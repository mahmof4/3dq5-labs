==> flow/design.v <==
`timescale 1ns/100ps
`default_nettype none
module SRAM_BIST (
	input logic Clock,
	input logic Resetn,
	input logic BIST_start,
	output logic [17:0] BIST_address,
	output logic [15:0] BIST_write_data,
	output logic BIST_we_n,
	input logic [15:0] BIST_read_data,
	output logic BIST_finish,
	output logic BIST_mismatch
);
enum logic [3:0] {
	S_IDLE,
	S_EVEN_WRITE_CYCLE,
	S_EVEN_DELAY_1,
	S_EVEN_DELAY_2,
	S_EVEN_READ_CYCLE,
	S_DELAY_1,
	S_DELAY_2,
	S_ODD_WRITE_CYCLE,
	S_ODD_DELAY_1,
	S_ODD_DELAY_2,
	S_ODD_READ_CYCLE,
	S_DELAY_3,
	S_DELAY_4
} BIST_state;
logic BIST_start_buf;
always_ff @ (posedge Clock or negedge Resetn) begin
	if (Resetn == 1'b0) begin
		BIST_state <= S_IDLE;
		BIST_mismatch <= 1'b0;
		BIST_finish <= 1'b0;
		BIST_address <= 18'd0;
		BIST_write_data <= 16'd0;
		BIST_we_n <= 1'b1;
		BIST_start_buf <= 1'b0;
	end else begin
		BIST_start_buf <= BIST_start;
		case (BIST_state)
		S_IDLE: begin
			if (BIST_start & ~BIST_start_buf) begin
				BIST_address <= 18'd0;
				BIST_write_data <= 16'd0;
				BIST_we_n <= 1'b0;
				BIST_mismatch <= 1'b0;
				BIST_finish <= 1'b0;
				BIST_state <= S_EVEN_WRITE_CYCLE;
			end else begin
				BIST_we_n <= 1'b1;
				BIST_finish <= 1'b1;
			end
		end
		S_EVEN_WRITE_CYCLE: begin
			if (BIST_address == 18'h3FFFE) begin
				BIST_we_n <= 1'b1;
				BIST_state <= S_EVEN_DELAY_1;
			end else begin
				BIST_address <= BIST_address + 18'd2;
				BIST_write_data <= BIST_write_data + 16'd2;
			end
		end
		S_EVEN_DELAY_1: begin
			BIST_address <= BIST_address - 18'd2;
			BIST_write_data <= BIST_write_data - 16'd2;
			BIST_state <= S_EVEN_DELAY_2;
		end
		S_EVEN_DELAY_2: begin
			BIST_address <= BIST_address - 18'd2;
			BIST_write_data <= BIST_write_data - 16'd2;
			BIST_state <= S_EVEN_READ_CYCLE;
		end
		S_EVEN_READ_CYCLE: begin
			if (BIST_read_data != (BIST_write_data + 16'd4)) BIST_mismatch <= 1'b1;
			if (BIST_address == 18'd0) begin
				BIST_state <= S_DELAY_1;
			end else begin
				BIST_address <= BIST_address - 18'd2;
				BIST_write_data <= BIST_write_data - 16'd2;
			end
		end
		S_DELAY_1: begin
			if (BIST_read_data != (BIST_write_data + 16'd2)) BIST_mismatch <= 1'b1;
			BIST_state <= S_DELAY_2;
		end
		S_DELAY_2: begin
			if (BIST_read_data != BIST_write_data) BIST_mismatch <= 1'b1;
			BIST_we_n <= 1'b0;
			BIST_address <= 18'h3FFFF;
			BIST_write_data <= 16'h3FFFF;
			BIST_state <= S_ODD_WRITE_CYCLE;
		end
		S_ODD_WRITE_CYCLE: begin
			if (BIST_address == 18'd1) begin
				BIST_state <= S_ODD_DELAY_1;
				BIST_we_n <= 1'b1;
			end else begin
				BIST_address <= BIST_address - 18'd2;
				BIST_write_data <= BIST_write_data - 16'd2;
			end
		end
		S_ODD_DELAY_1: begin
			BIST_address <= BIST_address + 18'd2;
			BIST_write_data <= BIST_write_data + 16'd2;
			BIST_state <= S_ODD_DELAY_2;
		end
		S_ODD_DELAY_2: begin
			BIST_address <= BIST_address + 18'd2;
			BIST_write_data <= BIST_write_data + 16'd2;
			BIST_state <= S_ODD_READ_CYCLE;
		end
		S_ODD_READ_CYCLE: begin
			if (BIST_read_data != (BIST_write_data - 16'd4)) BIST_mismatch <= 1'b1;
			if (BIST_address == 18'h3FFFF) begin
				BIST_state <= S_DELAY_3;
			end else begin
				BIST_address <= BIST_address + 18'd2;
				BIST_write_data <= BIST_write_data + 16'd2;
			end
		end
		S_DELAY_3: begin
			if (BIST_read_data != (BIST_write_data - 16'd2)) BIST_mismatch <= 1'b1;
			BIST_state <= S_DELAY_4;
		end
		S_DELAY_4: begin
			if (BIST_read_data != (BIST_write_data)) BIST_mismatch <= 1'b1;
			BIST_state <= S_IDLE;
			BIST_finish <= 1'b1;
		end
		default: BIST_state <= S_IDLE;
		endcase
	end
end
endmodule
# --- Reports on SRAM_BIST ---
# Tool output for the design above, in the order of the flow.
# Line numbers count from 1 in the design file above.
# Library cell names are shortened.
design:
  top: "SRAM_BIST"
  clock: "Clock"
  lib: "sky130hd"
  corner: "tt_025C_1v80"

# --- Elaborated design ---
# Counts by Yosys on the flattened word-level netlist (proc, flatten, opt, wreduce; memories kept). Register bits leave out memories and registers merged into their read ports (data or address). Print and check cells are left out. Cells with the same type and inputs are merged into one.
word_totals:
  in_bits: 19
  register_bits: 42
  output_inout_bits: 37
op_classes:
  n_addsub: 6
  mux: 30
  n_reduce_logical: 13
  n_logic: 2
  n_eq: 34
ops:
  columns: ["cell", "n"]
  rows:
  - ["case mux 18 bit (select 8 bit)", 1]
  - ["case mux 16 bit (select 8 bit)", 1]
  - ["2-to-1 mux 18 bit", 5]
  - ["inequality test 16 bit", 5]
  - ["2-to-1 mux 16 bit", 5]
  - ["case mux 4 bit (select 12 bit)", 1]
  - ["== test 18 bit with constant B", 2]
  - ["inequality test 2 bit with constant B", 13]
  - ["== test 4 bit with constant B", 5]
  - ["2-to-1 mux 4 bit", 5]
  - ["== test 18 x 1 -> 1 bit with constant B", 1]
  - ["adder 18 x 2 -> 18 bit with constant B", 1]
  - ["subtractor 18 x 2 -> 18 bit with constant B", 1]
  - ["zero test 18 bit", 1]
  - ["adder 16 x 2 -> 16 bit with constant B", 1]
  - ["subtractor 16 x 2 -> 16 bit with constant B", 1]
  - ["adder 16 x 3 -> 16 bit with constant B", 1]
  - ["subtractor 16 x 3 -> 16 bit with constant B", 1]
  - ["== test 4 x 3 -> 1 bit with constant B", 4]
  - ["2-to-1 mux 1 bit", 9]
  - ["== test 4 x 2 -> 1 bit with constant B", 2]
  - ["nonzero test 8 bit", 1]
  - ["AND reduction 7 bit", 1]
  - ["nonzero test 7 bit", 1]
  - ["OR reduction 2 bit", 3]
  - ["AND reduction 6 bit", 1]
  - ["case mux 1 bit (select 6 bit)", 1]
  - ["AND reduction 5 bit", 1]
# Not listed: further kinds 10, cells in them 10.

# --- Logic depth ---
# Longest topological path by Yosys (ltp), each cell counted once; first at word level (registers and memories cut), then after technology mapping (sequential cells cut; the memories' decode and read muxes count).
depth:
  ltp_word: 4
  ABC_AREA: 0
  mapped_depth: 14
  mapped_depth_nobuf: 12

# --- Synthesis result ---
# Source: synth_stat.txt of the flow (Yosys; design flattened, memories mapped). It holds for the ABC_AREA given above (unset counts as 0); a run with the other value may have another netlist.
# Totals and module areas in this step are rounded.
synth_totals:
  ff_cells: 51
  area_um2: 4750
  stdcells: 603
  seq_area_um2: 1280
types:
  columns: ["cell", "n"]
  rows:
  - ["dfrtp_1", 49]
  - ["xor2_1", 37]
  - ["a21oi_1", 50]
  - ["ha_1", 19]
  - ["nand2_1", 56]
  - ["xnor2_1", 22]
  - ["o21ai_0", 38]
  - ["nor2_1", 49]
  - ["nor3_1", 25]
  - ["nand3_1", 22]
  - ["clkbuf_1", 24]
  - ["nor4_1", 14]
  - ["a21o_1", 11]
  - ["nand4_1", 12]
  - ["a31oi_1", 11]
  - ["o31ai_1", 9]
  - ["and3_1", 10]
  - ["a211oi_1", 8]
# Other cell types: 50; their cells: 137.

# --- Timing after synthesis ---
# Source: OpenSTA report_checks on the synthesized netlist (no wires, ideal clock, input and output delay 20% of the period each), path of least setup slack; recovery checks are left aside. Register names are those of the netlist, which keeps one name where synthesis merged equal registers.
synth_path:
  kind: "register to register"
  start: "register BIST_state"
  end: "register BIST_address[14]"
  t_required_ps: 3708
  t_first_pin_ps: 0
  slack_ps: 403
  t_arrival_ps: 3305
  setup_time_ps: 122
  path_stages: 15
  tclk_ps: 3830
  path_delay_ps: 3427
  synth_period_reached_ps: 3427
# "path_delay_ps" is the arrival time less input delay plus setup time.
# "path_stages": output pins that drive a net of the path, with the launching flip-flop's if there is one; two outputs of one cell count as two.
# "synth_period_reached_ps" is the clock period less the worst setup slack; recovery checks do not enter. This is arithmetic on one report: input and output delays are still those of the set period (20% each).
# An end named without its bit number is one bit of that signal or, where synthesis recoded a state register, one of its new flip-flops.
# The rows between start and end are the longest chain of elaborated cells between them; the timing report does not say that the signal goes this way. Where chains are equally long, one stands for them.
# Each line given opens the expression or statement behind the cell; cells for indexed reads and writes are added by Yosys, which also makes memories of some case tables.
# At most two assigning lines are given for a register; there are more.
synth_via:
  path_cell_list: "dfrtp_1 nor3_1 nand2b_1 clkbuf_1 inv_2 clkbuf_1 ha_1 a21o_1 a21o_1 a21oi_1 o21ai_0 a21o_1 o41ai_1 mux2i_1 nand2_1"
  elab_chain_len: 4
  cells_between: 20
  cone_classes: "eq/ne: 14; mux: 1; reduce/logical: 5"
synth_lines:
  columns: ["item", "line", "text"]
  rows:
  - ["start, declared", 28, "} BIST_state;"]
  - ["start, assigned", 32, "BIST_state <= S_IDLE;"]
  - ["start, assigned", 49, "BIST_state <= S_EVEN_WRITE_CYCLE;"]
  - ["== test 4 x 2 -> 1 bit", 41, "case (BIST_state)"]
  - ["OR reduction 2 bit", null, null]
  - ["nonzero test 8 bit", null, null]
  - ["AND reduction 6 bit", null, null]
  - ["end, assigned", 60, "BIST_address <= BIST_address + 18'd2;"]
  - ["end, assigned", 65, "BIST_address <= BIST_address - 18'd2;"]
  - ["end, declared", 7, "output logic [17:0] BIST_address,"]

# --- Worst path after layout ---
# From the final timing report of stored run 1: the path of least setup slack in the routed layout; clock arrival at registers is part of the times.
# The report prints the path's times to 10 ps; the period is as set.
layout_path:
  kind: "register to register"
  start: "register BIST_write_data[2]"
  end: "register BIST_mismatch"
  path_stages: 9
  setup_time_ps: 110
  t_first_pin_ps: 300
  t_required_ps: 3440
  slack_ps: 360
  t_arrival_ps: 3080
  tclk_ps: 3260
# The rows between start and end are the longest chain of elaborated cells between them; the timing report does not say that the signal goes this way. Where chains are equally long, one stands for them.
# At most two assigning lines are given for a register; there are more.
layout_via:
  path_cell_list: "dfrtp_2 ha_1 nand2_1 or4_1 xor2_1 nand4_1 o41ai_1 a211o_1 mux2_1"
  elab_chain_len: 4
  cells_between: 21
  cone_classes: "add/sub: 4; eq/ne: 10; mux: 6; reduce/logical: 1"
layout_lines:
  columns: ["item", "line", "text"]
  rows:
  - ["start, declared", 8, "output logic [15:0] BIST_write_data,"]
  - ["start, assigned", 61, "BIST_write_data <= BIST_write_data + 16'd2;"]
  - ["start, assigned", 66, "BIST_write_data <= BIST_write_data - 16'd2;"]
  - ["subtractor 16 x 2 -> 16 bit", 123, "if (BIST_read_data != (BIST_write_data - 16'd2)) BIST_mismatch <= 1'b1;"]
  - ["inequality test 16 bit", 123, null]
  - ["2-to-1 mux 1 bit", 123, null]
  - ["case mux 1 bit (select 6 bit)", 41, "case (BIST_state)"]
  - ["end, assigned", 33, "BIST_mismatch <= 1'b0;"]
  - ["end, assigned", 47, "BIST_mismatch <= 1'b0;"]
  - ["end, declared", 12, "output logic BIST_mismatch"]

# Stored flow runs of SRAM_BIST (2 of them; Yosys, OpenROAD, sky130hd). They differ in their settings and are not a sequence. Constraints: input delay and output delay 20% of the set period each, output load 0.01 pF.
# "clock_period_reached_ps" = clock period - worst setup slack. The figure is calculated, with input and output delays left at 20% of the set period.
# "design_power_uw" rests on the timing tool's default activity at the inputs, not on a simulated workload.
# Values from the reports are rounded here.
runs:
  - name: "stored run 1"
    settings:
      period_ns: 3.26
      CORE_UTILIZATION: 32
      SETUP_SLACK_MARGIN: 0.26
      PLACE_DENSITY_LB_ADDON: 0.03
      CORE_ASPECT_RATIO: 1.34
      CORE_MARGIN: 9
      CELL_PAD_IN_SITES_GLOBAL_PLACEMENT: 2
      CTS_CLUSTER_DIAMETER: 119
      CAP_MARGIN: 0
      SLEW_MARGIN: 35
      MAX_ROUTING_LAYER: "met4"
    results:
      synthesis_area_um2: 4750
      design_die_area_um2: 19600
      fin_util_frac: 0.414
      final_setup_ws_ps: 362
      tns_ps: 0
      design_power_uw: 1300
      clock_period_reached_ps: 2898
  - name: "stored run 2"
    settings:
      period_ns: 3.7
      CORE_UTILIZATION: 18
      CAP_MARGIN: 20
      CORE_MARGIN: 2
      SLEW_MARGIN: 20
    results:
      synthesis_area_um2: 4750
      design_die_area_um2: 27700
      fin_util_frac: 0.228
      final_setup_ws_ps: 464
      tns_ps: 0
      design_power_uw: 1150
      clock_period_reached_ps: 3236
